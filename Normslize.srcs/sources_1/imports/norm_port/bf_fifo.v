==> flow/design.v <==
`timescale 1ns / 1ps
module bf_fifo(
    input  wire       aclk,
    input  wire       aresetn,
    input  wire [15:0] S_AXIS_TDATA,
    input  wire        S_AXIS_TVALID,
    output wire        S_AXIS_TREADY,
    output wire [15:0] M_AXIS_TDATA,
    output wire        M_AXIS_TVALID,
    input  wire        M_AXIS_TREADY
);
localparam integer PIPELINE_STAGES = 27;
reg  [15:0] pipe_data  [0:PIPELINE_STAGES-1];
reg         pipe_valid [0:PIPELINE_STAGES-1];
wire        pipe_ready [0:PIPELINE_STAGES-1];
genvar g;
generate
  for (g = 0; g < PIPELINE_STAGES; g = g + 1) begin : ready_chain
    if (g == PIPELINE_STAGES - 1)   
      assign pipe_ready[g] = !pipe_valid[g] || M_AXIS_TREADY;
    else                            
      assign pipe_ready[g] = !pipe_valid[g] || pipe_ready[g + 1];
  end
endgenerate
assign S_AXIS_TREADY = pipe_ready[0];
always @(posedge aclk or negedge aresetn) begin
    if (!aresetn) begin
        pipe_data[0]  <= 128'b0;
        pipe_valid[0] <= 1'b0;
    end else if (pipe_ready[0]) begin
        pipe_valid[0] <= S_AXIS_TVALID;  
        if (S_AXIS_TVALID) begin
            pipe_data[0] <= S_AXIS_TDATA;  
        end
    end
end
integer i;
always @(posedge aclk or negedge aresetn) begin
    if (!aresetn) begin
        for (i = 1; i < PIPELINE_STAGES; i = i + 1) begin
            pipe_data[i]  <= 128'b0;
            pipe_valid[i] <= 1'b0;
        end
    end else begin
        for (i = 1; i < PIPELINE_STAGES; i = i + 1) begin
            if (pipe_ready[i]) begin
                pipe_valid[i] <= pipe_valid[i-1];
                if (pipe_valid[i-1]) begin
                    pipe_data[i] <= pipe_data[i-1];
                end
            end
        end
    end
end
assign M_AXIS_TDATA  = pipe_data[PIPELINE_STAGES-1];
assign M_AXIS_TVALID = pipe_valid[PIPELINE_STAGES-1];
endmodule
======== Tool chain data of bf_fifo ========
Tool output for the design above, in the order of the flow.
Lines are those of the file above, counted from 1.
A cell with -- has no value.
set-up
  top module .............................. bf_fifo
  clock port .............................. aclk
  library ................................. sky130hd
  timing corner ........................... tt_025C_1v80

======== After elaboration ========
Yosys after proc, flatten, opt, wreduce and memory -nomap, before mapping. Enables and synchronous resets that opt folds into registers are not counted as muxes. Print and check cells are not counted. Equal cells are merged and count once.
bit counts
  cells after elaboration ................. 135
  bits of input ports ..................... 20
  bits in registers ....................... 459
operators by class
  reduce/logical cells .................... 81
operator list
  cell                 count
  2-bit AND reduction  27
  1-bit logical OR     27
  1-bit zero test      27

======== Logic depth ========
Longest topological path by Yosys (ltp), each cell counted once; first at word level (registers and memories cut), then after technology mapping (sequential cells cut; the memories' decode and read muxes count).
depth
  depth in word-level cells ............... 29
  ABC_AREA ................................ 0
  mapped depth ............................ 8
  gate-level depth less buffers ........... 4

======== Netlist ========
Source: synth_stat.txt of the flow (Yosys; design flattened, memories mapped). It holds for the ABC_AREA given above (unset counts as 0); a run with the other value may have another netlist.
synthesis totals
  buffer cells ............................ 36
  mapped cells ............................ 1026
  flip-flops .............................. 459
  cell area after synthesis ............... 17209.0 um^2
  sequential part of the area ............. 11486.0 um^2
cell types
  type                       count  area in all (um^2)
  sky130_fd_sc_hd__dfrtp_1   459    1.15E+04
  sky130_fd_sc_hd__mux2_2    422    4.75E+03
  sky130_fd_sc_hd__mux2_1    10     112.608
  sky130_fd_sc_hd__o21bai_1  12     90.086
  sky130_fd_sc_hd__o31ai_4   4      85.082
  sky130_fd_sc_hd__nand2_1   20     75.072
  sky130_fd_sc_hd__buf_2     13     65.062
  sky130_fd_sc_hd__clkbuf_1  17     63.811
  sky130_fd_sc_hd__nand2b_1  8      50.048
  sky130_fd_sc_hd__nand3_1   9      45.043
  sky130_fd_sc_hd__nand4_1   6      37.536
  sky130_fd_sc_hd__o21ai_2   4      35.034
  sky130_fd_sc_hd__o41ai_2   2      32.531
  sky130_fd_sc_hd__buf_4     4      30.029
  sky130_fd_sc_hd__o21ai_1   6      30.029
  sky130_fd_sc_hd__o41ai_4   1      27.526
  sky130_fd_sc_hd__or4_1     3      22.522
  sky130_fd_sc_hd__and2_1    3      18.768
Other cell types: 14; their cells: 23.

======== Worst setup path after synthesis ========
Source: OpenSTA report_checks on the synthesized netlist (no wires, ideal clock, input and output delay 20% of the period each), path of least setup slack; recovery checks are left aside. Register names are those of the netlist, which keeps one name where synthesis merged equal registers.
timing path post-synthesis
  kind .................................... input port to output port
  from .................................... input port M_AXIS_TREADY
  to ...................................... output port S_AXIS_TREADY
  buffers on the path ..................... 2
  stages .................................. 5
  period .................................. 4.92 ns
  arrival ................................. 2.489 ns
  slack ................................... 1.447 ns
  data required time ...................... 3.936 ns
  delay of the path ....................... 1.505 ns
  output delay ............................ 0.984 ns
  synthesis period reached ................ 3.473 ns
"delay of the path" is the arrival time less input delay plus setup time.
At an output port there is no setup time.
"stages" counts driving pins, that of a launching flip-flop among them; a cell with two outputs on the path counts twice.
"synthesis period reached" = period - worst setup slack (recovery checks aside). The figure is calculated, with input and output delays left at 20% of the set period.
Between the ends stands the longest chain of elaborated cells between them, by number of cells; it is not shown to be the way that was timed. Of several equally long chains one is given.
Each line given opens the expression or statement behind the cell; cells for indexed reads and writes are added by Yosys, which also makes memories of some case tables.
on the way, post-synthesis
  cell sequence ........................... sky130_fd_sc_hd__nand4b_1 sky130_fd_sc_hd__or4_1 sky130_fd_sc_hd__buf_4 sky130_fd_sc_hd__buf_2 sky130_fd_sc_hd__or4_1
  cells in the longest elaborated chain ... 27
RTL lines, path post-synthesis
  what                            line  RTL
  start, declared                 10    input  wire        M_AXIS_TREADY
  1-bit logical OR                20    assign pipe_ready[g] = !pipe_valid[g] || M_AXIS_TREADY;
  1-bit logical OR (26 in a row)  22    assign pipe_ready[g] = !pipe_valid[g] || pipe_ready[g + 1];
  end, declared                   7     output wire        S_AXIS_TREADY,

======== Worst path after layout ========
Path of least setup slack in the final report of job 1 (OpenROAD, finished layout, wires in). Where an end is a register, its clock arrival counts in the times.
timing path after layout
  kind .................................... flip-flop to output port
  from .................................... register pipe_valid[21]
  to ...................................... output port S_AXIS_TREADY
  output delay ............................ 0.46 ns
  stages .................................. 5
  period .................................. 2.28 ns
  data required time ...................... 1.82 ns
  buffers on the path ..................... 1
  arrival ................................. 2.28 ns
  slack ................................... -0.46 ns
Between the ends stands the longest chain of elaborated cells between them, by number of cells; it is not shown to be the way that was timed. Of several equally long chains one is given.
on the way, after layout
  cell sequence ........................... sky130_fd_sc_hd__dfrtp_1 sky130_fd_sc_hd__nand4b_1 sky130_fd_sc_hd__or4_4 sky130_fd_sc_hd__or4_4 sky130_fd_sc_hd__buf_2
  cells in the longest elaborated chain ... 23
RTL lines, path after layout
  what                            line  RTL
  start, declared                 14    reg         pipe_valid [0:PIPELINE_STAGES-1];
  start, assigned                 42    pipe_valid[i] <= 1'b0;
  start, assigned                 47    pipe_valid[i] <= pipe_valid[i-1];
  1-bit zero test                 22    assign pipe_ready[g] = !pipe_valid[g] || pipe_ready[g + 1];
  1-bit logical OR (22 in a row)  22
  end, declared                   7     output wire        S_AXIS_TREADY,

## Implementation results

Module bf_fifo, platform sky130hd: 2 stored runs of the flow (Yosys, OpenROAD) with differing settings, in no particular order. Input and output delays are each 20% of the period that was set; the output load is 0.01 pF.
"achieved clock period (ns)": clock period set for the run, less the worst setup slack. It is reckoned from that one timing run; input and output delays stay at 20% of the period that was set.
"worst setup path time (ns)" is the time allowed to the run's worst setup path (the clock period less input and output delay, where it has them) less its slack. Clock arrival times count: a late capture clock shortens it, a late launch clock lengthens it.
By "finish__power__total" is meant OpenSTA's value without simulated activity: inputs other than the clock are taken to toggle once in ten clock periods, and the tool carries that through the logic.

Flow files of job 1
==> flow/run.sh <==
#!/bin/bash
# the make line also repeats the synthesis and layout settings of config.mk as NAME=value (left out here)
make -C /OpenROAD-flow-scripts/flow DESIGN_CONFIG=/design/flow/config.mk WORK_HOME=/design/flow/orfs CLKGATE_MAP_FILE= finish
==> flow/config.mk <==
export PLATFORM = sky130hd
export DESIGN_NAME = bf_fifo
export DESIGN_NICKNAME = bf_fifo
export VERILOG_FILES = /design/flow/design.v
export SDC_FILE = /design/flow/constraint.sdc
export NUM_CORES = 4
export LEC_CHECK = 0
export CAP_MARGIN = 20
export CORE_ASPECT_RATIO = 1.18
export CORE_MARGIN = 7
export CORE_UTILIZATION = 30
export CTS_CLUSTER_DIAMETER = 86
export CTS_CLUSTER_SIZE = 48
export GPL_ROUTABILITY_DRIVEN = 1
export MIN_ROUTING_LAYER = met2
export PLACE_DENSITY_LB_ADDON = 0.26
export SETUP_SLACK_MARGIN = 0.54
export SLEW_MARGIN = 10
export TNS_END_PERCENT = 100
==> flow/constraint.sdc <==
create_clock -name core_clock -period 2.28 [get_ports {aclk}]
set_input_delay 0.4560 -clock core_clock [delete_from_list [all_inputs] [get_ports {aclk}]]
set_output_delay 0.4560 -clock core_clock [all_outputs]
set_load 0.01 [all_outputs]

report of job 1
yosys chip area after synthesis (um^2): 17209.0
finish__design__die__area: 64288.8
finish__design__instance__utilization: 0.3722
finish__timing__setup__ws: -0.456
finish__power__total: 2.337e-02
achieved clock period (ns): 2.736
worst setup path time (ns): 2.28
worst setup path kind: flip-flop to output port

Flow files of job 2
==> flow/run.sh <==
#!/bin/bash
# the make line also repeats the synthesis and layout settings of config.mk as NAME=value (left out here)
make -C /OpenROAD-flow-scripts/flow DESIGN_CONFIG=/design/flow/config.mk WORK_HOME=/design/flow/orfs CLKGATE_MAP_FILE= finish
==> flow/config.mk <==
export PLATFORM = sky130hd
export DESIGN_NAME = bf_fifo
export DESIGN_NICKNAME = bf_fifo
export VERILOG_FILES = /design/flow/design.v
export SDC_FILE = /design/flow/constraint.sdc
export NUM_CORES = 4
export LEC_CHECK = 0
export ABC_AREA = 1
export CAP_MARGIN = 20
export CORE_MARGIN = 2
export CORE_UTILIZATION = 59
export MAX_ROUTING_LAYER = met4
export MIN_ROUTING_LAYER = met2
export PLACE_DENSITY_LB_ADDON = 0.02
export SETUP_SLACK_MARGIN = 0.76
export SLEW_MARGIN = 20
==> flow/constraint.sdc <==
create_clock -name core_clock -period 3.89 [get_ports {aclk}]
set_input_delay 0.7780 -clock core_clock [delete_from_list [all_inputs] [get_ports {aclk}]]
set_output_delay 0.7780 -clock core_clock [all_outputs]
set_load 0.01 [all_outputs]

report of job 2
yosys chip area after synthesis (um^2): 17057.6
finish__design__die__area: 30286.4
finish__design__instance__utilization: 0.6890
finish__timing__setup__ws: 0.402
finish__power__total: 1.249e-02
achieved clock period (ns): 3.488
worst setup path time (ns): 2.71
worst setup path kind: flip-flop to output port
